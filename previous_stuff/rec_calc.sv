==> flow/design.v <==
module rec_calc(
    input [16:0] valA,
    input [3:0] op,
    input clk,
    input reset,
    output [16:0] result
);
    logic [16:0] valB;
    logic [16:0] out;
    always @(posedge clk) begin
        if (reset) begin
            valB <= 'b0;
            out <= 'b0;
        end
        else begin
            valB <= out;
            out <= op == 3 ? valA / valB : op == 2 ? valA * valB : op == 1 ? valA - valB : valA + valB;
        end
    end
    assign result = out;
endmodule
### From RTL to reports: rec_calc

Tool output for the design above, in the order of the flow.
Line numbers count from 1 in the design file above.
Operators carry their Yosys type and port widths (W data, S select, Z words).
Library cell names are shortened.
The mark -- stands for no value.

| set-up | value |
|---|---|
| design top | rec_calc |
| clock input | clk |
| library | sky130hd |
| timing corner | tt_025C_1v80 |

### Elaborated design

Yosys after proc, flatten, opt, wreduce and memory -nomap, before mapping. Enables and synchronous resets that opt folds into registers are not counted as muxes. Memory bits, and registers merged into a memory's read port (data or address), are not among the register bits. Print and check cells are not counted. Equal cells are merged and count once.

| operators by class | value |
|---|---|
| multiplexer cells | 3 |
| eq/ne operators | 3 |
| div/mod/pow operators | 1 |
| add/sub/neg operators | 2 |
| $mul | 1 |

Operators by type and width:

| operator | number |
|---|---|
| $div A17 B17 Y17 | 1 |
| $mul A17 B17 Y17 | 1 |
| $mux W17 | 3 |
| $add A17 B17 Y17 | 1 |
| $sub A17 B17 Y17 | 1 |
| $eq A4 B2 Y1 const B | 2 |
| $eq A4 B1 Y1 const B | 1 |

| bit counts | value |
|---|---|
| bits of input ports | 23 |
| cells after elaboration | 12 |
| register bits after elaboration | 34 |
| output and inout bits | 17 |

### Logic depth

Yosys ltp: most cells in a row. Word level: on the elaborated netlist, between registers, memories and ports. Mapped: between sequential cells and ports; inverters and the memories' decode and read muxes count.

| depth | value |
|---|---|
| depth in word-level cells | 4 |
| ABC_AREA | 0 |
| depth in mapped cells | 146 |
| mapped depth without buffers | 133 |

### Synthesis result

Yosys stat after the flow's synthesis: flattened, memories mapped to cells. It holds for the ABC_AREA given above (unset counts as 0); a run with the other value may have another netlist.
Totals and module areas in this step are rounded.

| mapped netlist | value |
|---|---|
| flip-flops | 34 |
| mapped area | 14280 um^2 |
| cell count | 1914 |
| buffers | 75 |
| area of sequential cells | 680.7 um^2 |

Cell types:

| cell | number | total area (um^2) |
|---|---|---|
| ha_1 | 226 | 2.83E+03 |
| fa_1 | 95 | 1.9E+03 |
| xnor2_1 | 98 | 858.323 |
| nand2_1 | 210 | 788.256 |
| inv_1 | 191 | 716.938 |
| dfxtp_1 | 34 | 680.653 |
| a21oi_1 | 126 | 630.605 |
| nor2_1 | 167 | 626.851 |
| xor2_1 | 39 | 341.578 |
| o21ai_0 | 62 | 310.298 |
| a21o_1 | 41 | 307.795 |
| o21a_1 | 40 | 300.288 |
| mux2_2 | 25 | 281.52 |
| nor3_1 | 56 | 280.269 |
| clkbuf_1 | 68 | 255.245 |
| nor2b_1 | 34 | 212.704 |
| nand3_1 | 40 | 200.192 |
| and2_1 | 31 | 193.936 |

Not listed: further types 61, cells in them 331.

### Timing after synthesis

Source: OpenSTA report_checks on the synthesized netlist (no wires, ideal clock, input and output delay 20% of the period each), path of least setup slack; recovery checks are left aside. Register names are those of the netlist, which keeps one name where synthesis merged equal registers.

| path post-synthesis | value |
|---|---|
| path kind | input -> register |
| start | in valA[16] |
| end | reg out[0] |
| period | 59.0 ns |
| buffers on the path | 12 |
| arrival time | 39.555 ns |
| path delay | 27.870 ns |
| required time | 58.885 ns |
| external input delay | 11.800 ns |
| launch time at the first pin | 11.800 ns |
| stages on the path | 128 |
| library setup time | 0.115 ns |
| slack | 19.330 ns |
| synthesis period reached | 39.67 ns |

"path delay" is the arrival time less input delay plus setup time.
"stages on the path": output pins that drive a net of the path, with the launching flip-flop's if there is one; two outputs of one cell count as two.
"synthesis period reached" is the clock period less the worst setup slack; recovery checks do not enter. This is arithmetic on one report: input and output delays are still those of the set period (20% each).
The rows between start and end are the longest chain of elaborated cells between them; the timing report does not say that the signal goes this way. Where chains are equally long, one stands for them.
A line is the first line of the expression or statement that the cell stems from. Yosys adds cells for indexed reads and writes and turns some case tables into memories.

| on the way, post-synthesis | value |
|---|---|
| cells stage by stage | ha_1 > o21bai_1 > nor3_1 > mux2i_1 > ha_1 > o21ai_0 > nand2b_1 > a21oi_1 > nor2_1 > ha_1 > o211a_1 > o31a_1 > and2_1 > o31ai_1 > ha_1 > o211ai_1 > a21bo_2 > a2111oi_0 > [... 92 more ...] > o21ai_0 > a21boi_0 > o21ai_0 > a21oi_1 > a211o_1 > nand2_1 > clkbuf_1 > clkbuf_1 > mux2_2 > ha_1 > a21o_1 > a21o_1 > a21o_1 > a21o_1 > a21o_1 > a211oi_1 > nor3_1 > o21a_1 |
| length of the longest elaborated chain | 2 |
| elaborated cells between the ends (all ways) | 2 |
| source lines of those cells | 1 |
| those cells by class | div (1); mux (1) |

RTL lines, path post-synthesis:

| item | line | text |
|---|---|---|
| start: declaration | 2 | `input [16:0] valA,` |
| $div A17 B17 Y17 | 17 | `out <= op == 3 ? valA / valB : op == 2 ? valA * valB : op == 1 ? valA - valB : valA + valB;` |
| $mux W17 | 17 |  |
| end: assignment | 13 | `out <= 'b0;` |
| end: assignment | 17 |  |
| end: declaration | 9 | `logic [16:0] out;` |

### Worst path after layout

Path of least setup slack in the final report of entry A (OpenROAD, finished layout, wires in). Where an end is a register, its clock arrival counts in the times.

| path after layout | value |
|---|---|
| path kind | input -> register |
| start | in valA[16] |
| end | reg out[0] |
| slack | 18.15 ns |
| external input delay | 13.18 ns |
| buffers on the path | 5 |
| launch time at the first pin | 13.18 ns |
| required time | 66.09 ns |
| period | 65.9 ns |
| library setup time | 0.10 ns |
| stages on the path | 125 |
| arrival time | 47.95 ns |

The rows between start and end are the longest chain of elaborated cells between them; the timing report does not say that the signal goes this way. Where chains are equally long, one stands for them.

| on the way, after layout | value |
|---|---|
| cells stage by stage | clkdlybuf4s50_1 > ha_1 > o21bai_1 > nor3_1 > mux2i_1 > ha_1 > o21ai_0 > nand2b_1 > a21oi_1 > nor2_1 > ha_1 > o211a_1 > o31a_1 > and2_1 > o31ai_1 > ha_1 > a21oi_1 > a21bo_2 > [... 89 more ...] > a21boi_0 > o21ai_0 > a21oi_1 > a211o_1 > nand2_1 > buf_4 > nand2_1 > o21ai_0 > ha_1 > a21o_1 > a21o_1 > a21o_1 > a21o_1 > a21o_1 > a21o_1 > a211oi_1 > nor3_1 > o21a_1 |
| length of the longest elaborated chain | 2 |
| elaborated cells between the ends (all ways) | 2 |
| source lines of those cells | 1 |
| those cells by class | div (1); mux (1) |

RTL lines, path after layout:

| item | line | text |
|---|---|---|
| start: declaration | 2 | `input [16:0] valA,` |
| $div A17 B17 Y17 | 17 | `out <= op == 3 ? valA / valB : op == 2 ? valA * valB : op == 1 ? valA - valB : valA + valB;` |
| $mux W17 | 17 |  |
| end: assignment | 13 | `out <= 'b0;` |
| end: assignment | 17 |  |
| end: declaration | 9 | `logic [16:0] out;` |

Record of 2 stored runs of the RTL-to-layout flow on rec_calc, platform sky130hd. The runs are unordered. Constraints: input delay and output delay 20% of the set period each, output load 0.01 pF.
"reached clock period": clock period set for the run, less the worst setup slack. It is reckoned from that one timing run; input and output delays stay at 20% of the period that was set.
"worst setup path time": the worst setup path's part of the clock period (all of it between registers, 20% less for each end at a port) less its slack. A launch clock that arrives late makes it longer, a capture clock that arrives late makes it shorter.
Results are given in rounded form.
Among the settings, n/a means not set for that run.

| run name | period_ns | CORE_UTILIZATION | PLACE_DENSITY_LB_ADDON | CORE_ASPECT_RATIO | CTS_CLUSTER_DIAMETER | CAP_MARGIN | CORE_MARGIN | SLEW_MARGIN | CELL_PAD_IN_SITES_GLOBAL_PLACEMENT | CELL_PAD_IN_SITES_DETAIL_PLACEMENT | TNS_END_PERCENT | ABC_AREA | GPL_ROUTABILITY_DRIVEN | MIN_ROUTING_LAYER | worst setup path time (ns) | critical path kind | utilization after layout (%) | total negative slack on setup checks (ns) | full die area (um^2) | area of the synthesized netlist (um^2) | standard-cell area after routing (um^2) | worst hold slack in the final report (ns) | reached clock period (ns) | setup slack of the worst path (ns) |
|---|---|---|---|---|---|---|---|---|---|---|---|---|---|---|---|---|---|---|---|---|---|---|---|---|
| entry A | 65.9 | 18 | 0.01 | 0.64 | 112 | 20 | 2 | 20 | n/a | n/a | n/a | n/a | n/a | n/a | 34.57 | input -> register | 20.8 | 0.000 | 81650 | 14280 | 16300 | 0.470 | 47.752 | 18.15 |
| entry B | 42.0 | 27 | 0.27 | n/a | n/a | 20 | 2 | 20 | 3 | 1 | 80 | 1 | 1 | met1 | 29.98 | input -> register | 29.9 | 0.000 | 56680 | 14790 | 16130 | 0.428 | 38.375 | 3.625 |
