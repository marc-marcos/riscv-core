==> flow/design.v <==
module counter(
    input clk,
    input reset,
    output [16:0] out
);
    logic [16:0] counter;
    always @(posedge clk) begin
        if (reset) begin
            counter <= 16'b0;
        end else begin
            counter <= counter + 1;
        end
    end
    assign out = counter;
endmodule
---- Step by step through the tools: counter ----
The steps from the RTL of counter to its reports follow in flow order.
Line numbers count from 1 in the design file above.
Cell names lack the library's common part.
The mark -- stands for no value.
inputs
  top module .............................. counter
  clock ................................... clk
  library ................................. sky130hd
  timing corner ........................... tt_025C_1v80

---- Elaborated design ----
Counts by Yosys on the flattened word-level netlist (proc, flatten, opt, wreduce; memories kept). Register bits leave out memories and registers merged into their read ports (data or address); mux counts leave out enables and synchronous resets folded into registers. Print and check cells are left out. Cells with the same type and inputs are merged into one.
bit counts
  input port bits ......................... 2
  bits in writable memories ............... 0
  elaborated cells ........................ 2
  word width x clocked read ports ......... 0
  bits in read-only memories .............. 0
  flip-flop bits (word level) ............. 17
  memories ................................ 0
  bits in latches ......................... 0
  output and inout port bits .............. 17
cells by class
  equality and inequality tests ........... 0
  divide/modulo/power cells ............... 0
  shift operators ......................... 0
  $add $sub $neg .......................... 1
  reduce/logical cells .................... 0
  bitwise logic cells ..................... 0
  multipliers ............................. 0
  muxes and demuxes ....................... 0
  $lt $le $gt $ge ......................... 0
operator list
  kind                                            count
  adder 17 x 1 -> 17 bit (second input constant)  1

---- Depth ----
Depth = most cells in a row (Yosys ltp): at word level without a register or memory, in the mapped netlist without a sequential cell, where the memories' decode and read muxes count.
logic depth
  word-level depth ........................ 1
  ABC_AREA ................................ 0
  depth in mapped cells ................... 5
  depth with buffers taken out ............ 5

---- Netlist ----
The flow's flattened synthesis, as Yosys stat reports it; memories are mapped. The netlist is that of the ABC_AREA named above (0 if unset); the other value can give another one.
cell types
  cell     count  total area (um^2)
  dfxtp_1  17     340.326
  xnor2_1  9      78.826
  nor2_1   18     67.565
  xor2_1   3      26.275
  nand3_1  5      25.024
  nand4_1  4      25.024
  nor4_2   2      25.024
  mux2_1   2      22.522
  nand4_4  1      21.27
  nor3_1   4      20.019
  nor2b_1  3      18.768
  ha_1     1      12.512
  buf_6    1      11.261
  nand2_1  3      11.261
  and3_2   1      7.507
  inv_1    2      7.507
  or3_1    1      6.256
  a21oi_1  1      5.005
Not listed: further types 2, cells in them 2.
mapped netlist
  flip-flop cells ......................... 17
  area of sequential cells ................ 340.3 um^2
  mapped cells ............................ 80
  buffer cells ............................ 2
  synthesis area .......................... 740.7 um^2

---- Worst setup path after synthesis ----
OpenSTA on the mapped netlist: ideal clock, no wires. The path of least setup slack (recovery checks aside). Input and output delay are each 20% of the period. Register names are those of the netlist, which keeps one name where synthesis merged equal registers.
timing path after synthesis
  kind .................................... reg2reg
  start point ............................. reg counter[0]
  end point ............................... reg counter[16]
  stages .................................. 6
  delay of the path ....................... 1.505 ns
  arrival ................................. 1.382 ns
  data required time ...................... 1.657 ns
  setup time .............................. 0.123 ns
  time at the first pin ................... 0.000 ns
  path buffers ............................ 0
  slack ................................... 0.275 ns
  period .................................. 1.78 ns
  synthesis period reached ................ 1.505 ns
"delay of the path" is the arrival time less input delay plus setup time.
"stages": output pins that drive a net of the path, with the launching flip-flop's if there is one; two outputs of one cell count as two.
"synthesis period reached" = period - worst setup slack (recovery checks aside). The figure is calculated, with input and output delays left at 20% of the set period.
Between the ends stands the longest chain of elaborated cells between them, by number of cells; it is not shown to be the way that was timed. Of several equally long chains one is given.
Each line given opens the expression or statement behind the cell; cells for indexed reads and writes are added by Yosys, which also makes memories of some case tables.
on the way, after synthesis
  cells stage by stage .................... dfxtp_1 ha_1 nand3_1 nor2_1 nand4_1 mux2_1
  length of the longest elaborated chain .. 1
  elaborated cells on any way between the ends .. 1
  RTL lines with such cells ............... 1
  classes of those cells .................. add/sub (1)
ends and longest elaborated chain, after synthesis
  item                    RTL line  RTL
  start, declared         6         logic [16:0] counter;
  start, assigned         9         counter <= 16'b0;
  start, assigned         11        counter <= counter + 1;
  adder 17 x 1 -> 17 bit  11
  end, assigned           9
  end, assigned           11
  end, declared           6

---- Worst path after layout ----
Path of least setup slack in the final report of run 1 (OpenROAD, finished layout, wires in). Where an end is a register, its clock arrival counts in the times.
timing path post-layout
  kind .................................... reg2out
  start point ............................. reg counter[8]
  end point ............................... out out[8]
  output delay ............................ 0.34 ns
  time at the first pin ................... 0.28 ns
  period .................................. 1.7 ns
  stages .................................. 2
  data required time ...................... 1.36 ns
  slack ................................... 0.06 ns
  path buffers ............................ 1
  arrival ................................. 1.30 ns
on the way, post-layout
  cells stage by stage .................... dfxtp_1 clkdlybuf4s50_1
  length of the longest elaborated chain .. 0
  elaborated cells on any way between the ends .. 0
  RTL lines with such cells ............... 0
ends and longest elaborated chain, post-layout
  item             RTL line  RTL
  start, declared  6         logic [16:0] counter;
  start, assigned  9         counter <= 16'b0;
  start, assigned  11        counter <= counter + 1;
  end, declared    4         output [16:0] out

Memo
Re: implementation data of counter

Settings and measured results of 2 stored flow runs for module counter (sky130hd), not sorted in any way. The constraints put input and output delay at 20% of the set period each and load the outputs with 0.01 pF.
By "clock period achieved" is meant the clock period of the run minus its worst setup slack. This is arithmetic on one report: input and output delays are still those of the set period (20% each).
By "worst setup path time" is meant the share of the clock period that the worst setup path is allowed (20% is reserved at inputs, 20% at outputs), minus its slack. Clock arrival times at its registers enter into it.
"total design power": no workload was simulated; the value follows from the tool's default switching activity.

======== run 1 ========
==> flow/run.sh <==
#!/bin/bash
# the make line also repeats the synthesis and layout settings of config.mk as NAME=value (left out here)
make -C /OpenROAD-flow-scripts/flow DESIGN_CONFIG=/design/flow/config.mk WORK_HOME=/design/flow/orfs CLKGATE_MAP_FILE= finish
==> flow/config.mk <==
export PLATFORM = sky130hd
export DESIGN_NAME = counter
export DESIGN_NICKNAME = counter
export VERILOG_FILES = /design/flow/design.v
export SDC_FILE = /design/flow/constraint.sdc
export NUM_CORES = 4
export LEC_CHECK = 0
export CAP_MARGIN = 20
export CELL_PAD_IN_SITES_DETAIL_PLACEMENT = 0
export CORE_MARGIN = 2
export CORE_UTILIZATION = 42
export HOLD_SLACK_MARGIN = 0.21
export MAX_ROUTING_LAYER = met5
export PLACE_DENSITY = 0.66
export SLEW_MARGIN = 20
==> flow/constraint.sdc <==
create_clock -name core_clock -period 1.7 [get_ports {clk}]
set_input_delay 0.3400 -clock core_clock [delete_from_list [all_inputs] [get_ports {clk}]]
set_output_delay 0.3400 -clock core_clock [all_outputs]
set_load 0.01 [all_outputs]

-------- measured, run 1 --------
  total design power ...................... 660.6 µW
  clock period achieved ................... 1.637 ns
  die size ................................ 2,115.5 um^2
  standard-cell area after layout ......... 975.9 um^2
  final utilization ....................... 0.578
  total negative slack .................... 0.000 ns
  worst setup path time ................... 1.30 ns
  kind of the worst setup path ............ reg2out
  worst-case hold slack ................... 0.487 ns
  cell area after synthesis ............... 740.7 um^2
  worst slack on setup checks ............. 0.063 ns

======== run 2 ========
==> flow/run.sh <==
#!/bin/bash
# the make line also repeats the synthesis and layout settings of config.mk as NAME=value (left out here)
make -C /OpenROAD-flow-scripts/flow DESIGN_CONFIG=/design/flow/config.mk WORK_HOME=/design/flow/orfs CLKGATE_MAP_FILE= finish
==> flow/config.mk <==
export PLATFORM = sky130hd
export DESIGN_NAME = counter
export DESIGN_NICKNAME = counter
export VERILOG_FILES = /design/flow/design.v
export SDC_FILE = /design/flow/constraint.sdc
export NUM_CORES = 4
export LEC_CHECK = 0
export CAP_MARGIN = 20
export CORE_MARGIN = 2
export CORE_UTILIZATION = 40
export SETUP_SLACK_MARGIN = -0.08
export SLEW_MARGIN = 20
==> flow/constraint.sdc <==
create_clock -name core_clock -period 1.91 [get_ports {clk}]
set_input_delay 0.3820 -clock core_clock [delete_from_list [all_inputs] [get_ports {clk}]]
set_output_delay 0.3820 -clock core_clock [all_outputs]
set_load 0.01 [all_outputs]

-------- measured, run 2 --------
  total design power ...................... 586.3 µW
  clock period achieved ................... 1.747 ns
  die size ................................ 2,211.8 um^2
  standard-cell area after layout ......... 970.9 um^2
  final utilization ....................... 0.562
  total negative slack .................... 0.000 ns
  worst setup path time ................... 1.37 ns
  kind of the worst setup path ............ reg2out
  worst-case hold slack ................... 0.485 ns
  cell area after synthesis ............... 740.7 um^2
  worst slack on setup checks ............. 0.163 ns
